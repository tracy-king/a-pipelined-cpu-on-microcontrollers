==> flow/design.v <==
`timescale 1ns / 1ps
module EX_MEM(
	 input clk,
	 input reset,
    input in_branch,
    input in_memRead,
    input in_memWrite,
    input in_regWrite,
    input in_memToReg,
    input [31:0] in_newPC,
    input [31:0] in_aluRes,
    input in_zero,
    input [31:0] in_readData2,
    input [4:0] in_reg,
	 output reg out_branch,
	 output reg out_memRead,
	 output reg out_memWrite,
	 output reg out_regWrite,
	 output reg out_memToReg,
	 output reg [31:0] out_newPC,
	 output reg [31:0] out_aluRes,
	 output reg out_zero,
	 output reg [31:0] out_readData2,
    output reg [4:0] out_reg
    );
	reg EX_MEM_branch;
	reg EX_MEM_memRead;
	reg EX_MEM_memWrite;
	reg EX_MEM_regWrite;
	reg EX_MEM_memToReg;
	reg [31:0] EX_MEM_newPC;
	reg EX_MEM_zero;
	reg [31:0] EX_MEM_aluRes;
	reg [31:0] EX_MEM_readData2;
	reg [4:0] EX_MEM_reg;
	always@(posedge clk)
	begin
		out_branch = EX_MEM_branch;
		out_memRead = EX_MEM_memRead;
		out_memWrite = EX_MEM_memWrite;
		out_regWrite = EX_MEM_regWrite;
		out_memToReg = EX_MEM_memToReg;
		out_newPC = EX_MEM_newPC;
		out_zero = EX_MEM_zero;
		out_aluRes = EX_MEM_aluRes;
		out_readData2 = EX_MEM_readData2;
		out_reg = EX_MEM_reg;
	end
	always @(negedge clk or posedge reset)
	begin
		if(reset == 1)
		begin
			EX_MEM_branch = 0;
			EX_MEM_memRead = 0;
			EX_MEM_memWrite = 0;
			EX_MEM_regWrite = 0;
			EX_MEM_memToReg = 0;
			EX_MEM_newPC = 0;
			EX_MEM_zero = 0;
			EX_MEM_aluRes = 0;
			EX_MEM_readData2 = 0;
			EX_MEM_reg = 0;
		end
		else
		begin
			EX_MEM_branch = in_branch;
			EX_MEM_memRead = in_memRead;
			EX_MEM_memWrite = in_memWrite;
			EX_MEM_regWrite = in_regWrite;
			EX_MEM_memToReg = in_memToReg;
			EX_MEM_newPC = in_newPC;
			EX_MEM_zero = in_zero;
			EX_MEM_aluRes = in_aluRes;
			EX_MEM_readData2 = in_readData2;
			EX_MEM_reg = in_reg;
		end
	end
endmodule
# Reports on EX_MEM
# What the tools print for EX_MEM, step after step.
# Line numbers count from 1 in the design file above.
# Library cell names are shortened.
inputs:
  top_module: "EX_MEM"
  clk_port: "clk"
  lib: "sky130hd"
  pvt_corner: "tt_025C_1v80"

# Elaborated design
# Yosys after proc, flatten, opt, wreduce and memory -nomap, before mapping. Enables and synchronous resets that opt folds into registers are not counted as muxes. Memory bits, and registers merged into a memory's read port (data or address), are not among the register bits. Print and check cells are not counted. Equal cells are merged and count once.
word_totals:
  input_bits: 109
  reg_bits: 214

# Depth
# Longest topological path by Yosys (ltp), each cell counted once; first at word level (registers and memories cut), then after technology mapping (sequential cells cut; the memories' decode and read muxes count).
logic_depth:
  depth_word: 0
  ABC_AREA: 0
  mapped_depth: 1
  mapped_depth_nobuf: 1

# After synthesis
# Yosys stat after the flow's synthesis: flattened, memories mapped to cells. It holds for the ABC_AREA given above (unset counts as 0); a run with the other value may have another netlist.
# Totals and module areas in this step are rounded.
types:
  columns: ["type", "count"]
  rows:
  - ["dfrtn_1", 107]
  - ["dfxtp_1", 107]
  - ["inv_1", 1]
synth_totals:
  seqArea_mm2: 0.00482
  ffs: 214
  mapped_area_mm2: 0.004823
  cells: 215

# Top module EX_MEM; platform sky130hd; tools Yosys and OpenROAD; 2 stored runs in no particular order. Input and output delays are each 20% of the period that was set; the output load is 0.01 pF.
# "timing.achieved_period_ps": clock period set for the run, less the worst setup slack. It is reckoned from that one timing run; input and output delays stay at 20% of the period that was set.
# By "worstPathTime_ps" is meant the share of the clock period that the worst setup path is allowed (20% is reserved at inputs, 20% at outputs), minus its slack. Clock arrival times at its registers enter into it.
# By "final_power_mw" is meant OpenSTA's value without simulated activity: inputs other than the clock are taken to toggle once in ten clock periods, and the tool carries that through the logic.
# "worstPathTime_ps" is known to 10 ps.
# The measured numbers are rounded.
runs:
  - name: "flow run A"
    settings:
      period_ns: 0.538
      CORE_UTILIZATION: 36
      PLACE_DENSITY_LB_ADDON: 0.02
      CORE_ASPECT_RATIO: 0.91
      CELL_PAD_IN_SITES_DETAIL_PLACEMENT: 0
      TNS_END_PERCENT: 55
      CTS_CLUSTER_SIZE: 45
      CAP_MARGIN: 20
      CORE_MARGIN: 2
      SLEW_MARGIN: 20
    results:
      setup_tns_ps: -69250
      design_die_area_mm2: 0.01434
      final_power_mw: 33.03
      fin_ws_ps: -488
      ys_area_mm2: 0.004823
      utilization_pct: 59.1
      worstPathTime_ps: 920
      worstPathKind: "register to output"
      timing.achieved_period_ps: 1026
      layout_stdcell_area_mm2: 0.007779
  - name: "flow run B"
    settings:
      period_ns: 1.6
      CORE_UTILIZATION: 64
      PLACE_DENSITY_LB_ADDON: 0.14
      CORE_MARGIN: 2
      CELL_PAD_IN_SITES_DETAIL_PLACEMENT: 1
      TNS_END_PERCENT: 80
      GPL_ROUTABILITY_DRIVEN: 1
      CAP_MARGIN: 20
      MAX_ROUTING_LAYER: "met5"
      SLEW_MARGIN: 20
    outcome: "stopped before the end: placement reported a tool error"
