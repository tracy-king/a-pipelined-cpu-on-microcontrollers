==> flow/design.v <==
`timescale 1ns / 1ps
module ID_EX(
	 input clk,
	 input reset,
    input [31:0] in_PCAdd4,
    input [31:0] in_readData1,
    input [31:0] in_readData2,
    input [31:0] in_signext,
    input [4:0] in_reg1,
    input [4:0] in_reg2,
	 input [4:0] in_rs,
	 input [4:0] in_rt,
    input in_regDst,
    input [1:0] in_aluOp,
    input in_aluSrc,
    input in_branch,
    input in_memRead,
    input in_memWrite,
    input in_regWrite,
    input in_memToReg,
	 output reg out_regDst,
	 output reg [1:0] out_aluOp,
	 output reg out_aluSrc,
	 output reg out_branch,
	 output reg out_memRead,
	 output reg out_memWrite,
	 output reg out_regWrite,
	 output reg out_memToReg,
	 output reg [31:0] out_PCAdd4,
	 output reg [31:0] out_readData1,
	 output reg [31:0] out_readData2,
	 output reg [31:0] out_signext,
	 output reg [4:0] out_reg1,
	 output reg [4:0] out_reg2,
	 output reg [4:0] out_rs,
	 output reg [4:0] out_rt
    );
	reg ID_EX_regDst;
	reg [1:0] ID_EX_aluOp;
	reg ID_EX_aluSrc;
	reg ID_EX_branch;
	reg ID_EX_memRead;
	reg ID_EX_memWrite;
	reg ID_EX_regWrite;
	reg ID_EX_memToReg;
	reg [31:0] ID_EX_PCAdd4;
	reg [31:0] ID_EX_readData1;
	reg [31:0] ID_EX_readData2;
	reg [31:0] ID_EX_signext;
	reg [4:0] ID_EX_reg1;
	reg [4:0] ID_EX_reg2;
	reg [4:0] ID_EX_rs;
	reg [4:0] ID_EX_rt;
	always @(posedge clk)
	begin
		out_regDst = ID_EX_regDst;
		out_aluOp = ID_EX_aluOp;
		out_aluSrc = ID_EX_aluSrc;
		out_branch = ID_EX_branch;
		out_memRead = ID_EX_memRead;
		out_memWrite = ID_EX_memWrite;
		out_regWrite = ID_EX_regWrite;
		out_memToReg = ID_EX_memToReg;
		out_PCAdd4 = ID_EX_PCAdd4;
		out_readData1 = ID_EX_readData1;
		out_readData2 = ID_EX_readData2;
		out_signext = ID_EX_signext;
		out_reg1 = ID_EX_reg1;
		out_reg2 = ID_EX_reg2;
		out_rs = ID_EX_rs;
		out_rt =	ID_EX_rt;
	end
	always @(negedge clk or posedge reset)
	begin
		if(reset == 1)
		begin
			ID_EX_regDst = 0;
			ID_EX_aluOp = 0;
			ID_EX_aluSrc = 0;
			ID_EX_branch = 0;
			ID_EX_memRead = 0;
			ID_EX_memWrite = 0;
			ID_EX_regWrite = 0;
			ID_EX_memToReg = 0;
			ID_EX_PCAdd4 = 0;
			ID_EX_readData1 = 0;
			ID_EX_readData2 = 0;
			ID_EX_signext = 0;
			ID_EX_reg1 = 0;
			ID_EX_reg2 = 0;
			ID_EX_rs = 0;
			ID_EX_rt = 0;
		end
		else
		begin
			ID_EX_regDst = in_regDst;
			ID_EX_aluOp = in_aluOp;
			ID_EX_aluSrc = in_aluSrc;
			ID_EX_branch = in_branch;
			ID_EX_memRead = in_memRead;
			ID_EX_memWrite = in_memWrite;
			ID_EX_regWrite = in_regWrite;
			ID_EX_memToReg = in_memToReg;
			ID_EX_PCAdd4 = in_PCAdd4;
			ID_EX_readData1 = in_readData1;
			ID_EX_readData2 = in_readData2;
			ID_EX_signext = in_signext;
			ID_EX_reg1 = in_reg1;
			ID_EX_reg2 = in_reg2;
			ID_EX_rs = in_rs;
			ID_EX_rt = in_rt;
		end
	end
endmodule
Reports on ID_EX
What the tools print for ID_EX, step after step.
Lines are those of the file above, counted from 1.
Operators carry their Yosys type and port widths (W data, S select, Z words).
Cell names lack the library's common part.
{ "inputs": {"design": "ID_EX", "clock_port": "clk", "library": "sky130hd", "pvt_corner": "tt_025C_1v80"} }

Word-level counts
Yosys after proc, flatten, opt, wreduce and memory -nomap, before mapping. Enables and synchronous resets that opt folds into registers are not counted as muxes. Memory bits, and registers merged into a memory's read port (data or address), are not among the register bits. Print and check cells are not counted. Equal cells are merged and count once.
{ "bits": {"elab_cells": 32, "out_inout_bits": 157, "register_bits": 314, "in_bits": 159} }

Depth
Yosys ltp: most cells in a row. Word level: on the elaborated netlist, between registers, memories and ports. Mapped: between sequential cells and ports; inverters and the memories' decode and read muxes count.
{ "logic_depth": {"ltp_word": 0, "abc_area": 1, "mapped_depth": 1, "depth_no_buf": 1} }

Netlist
Source: synth_stat.txt of the flow (Yosys; design flattened, memories mapped). It holds for the ABC_AREA given above (unset counts as 0); a run with the other value may have another netlist.
{ "mapped": {"ffs": 314, "seqArea_um2": 7071.8, "synth_area_um2": 7075.5, "n_buf": 0, "mapped_cells": 315} }
{ "types": {"columns": ["cell_type", "count", "area_total_um2"], "rows": [
  ["dfrtn_1", 157, 3.93E+03],
  ["dfxtp_1", 157, 3.14E+03],
  ["inv_1", 1, 3.754]
]} }

Lab notebook: ID_EX

Flow measurements of ID_EX on sky130hd: 2 stored runs with different settings, listed in no order. Input and output delays are each 20% of the period that was set; the output load is 0.01 pF.
"achieved clock period": clock period set for the run, less the worst setup slack. It is reckoned from that one timing run; input and output delays stay at 20% of the period that was set.
"allowed time less slack (worst setup path)" = time allowed to the worst setup path (clock period - input delay - output delay, where it has them) - its slack; a late launch clock adds to it, a late capture clock takes from it.
"total power of the final layout" rests on the timing tool's default activity at the inputs, not on a simulated workload.
"allowed time less slack (worst setup path)" is known to 10 ps.

==> flow run 1: settings <==
{ "period_ns": 0.999, "CORE_UTILIZATION": 45, "SETUP_SLACK_MARGIN": 0.27, "PLACE_DENSITY_LB_ADDON": 0.07, "ABC_AREA": 1, "GPL_ROUTABILITY_DRIVEN": 0, "CTS_CLUSTER_DIAMETER": 273, "MAX_ROUTING_LAYER": "met4", "CAP_MARGIN": 20, "CORE_MARGIN": 2, "SLEW_MARGIN": 20 }
==> flow run 1: results <==
chip area after synthesis (Yosys): 7075.5 µm²
achieved clock period: 1174 ps
worst setup slack after layout: -175 ps
standard-cell area after routing: 11843.9 µm²
sum of negative setup slack: -22331 ps
allowed time less slack (worst setup path): 970 ps
class of the worst setup path: register to output
final design utilization: 77.6%
total power of the final layout: 25.544 mW
total die area: 16743.1 µm²

==> flow run 2: settings <==
{ "period_ns": 0.811, "CORE_UTILIZATION": 34, "SETUP_SLACK_MARGIN": -0.04, "PLACE_DENSITY_LB_ADDON": 0.12, "HOLD_SLACK_MARGIN": -0.02, "CORE_ASPECT_RATIO": 1.08, "CELL_PAD_IN_SITES_DETAIL_PLACEMENT": 0, "TNS_END_PERCENT": 10, "ABC_AREA": 1, "GPL_TIMING_DRIVEN": 0, "GPL_ROUTABILITY_DRIVEN": 0, "CTS_CLUSTER_DIAMETER": 178, "MIN_ROUTING_LAYER": "met2", "CAP_MARGIN": 20, "CORE_MARGIN": 2, "SLEW_MARGIN": 20 }
==> flow run 2: results <==
chip area after synthesis (Yosys): 7075.5 µm²
achieved clock period: 1138 ps
worst setup slack after layout: -327 ps
standard-cell area after routing: 11654.9 µm²
sum of negative setup slack: -52536 ps
allowed time less slack (worst setup path): 980 ps
class of the worst setup path: register to output
final design utilization: 57.3%
total power of the final layout: 32.771 mW
total die area: 21980.6 µm²
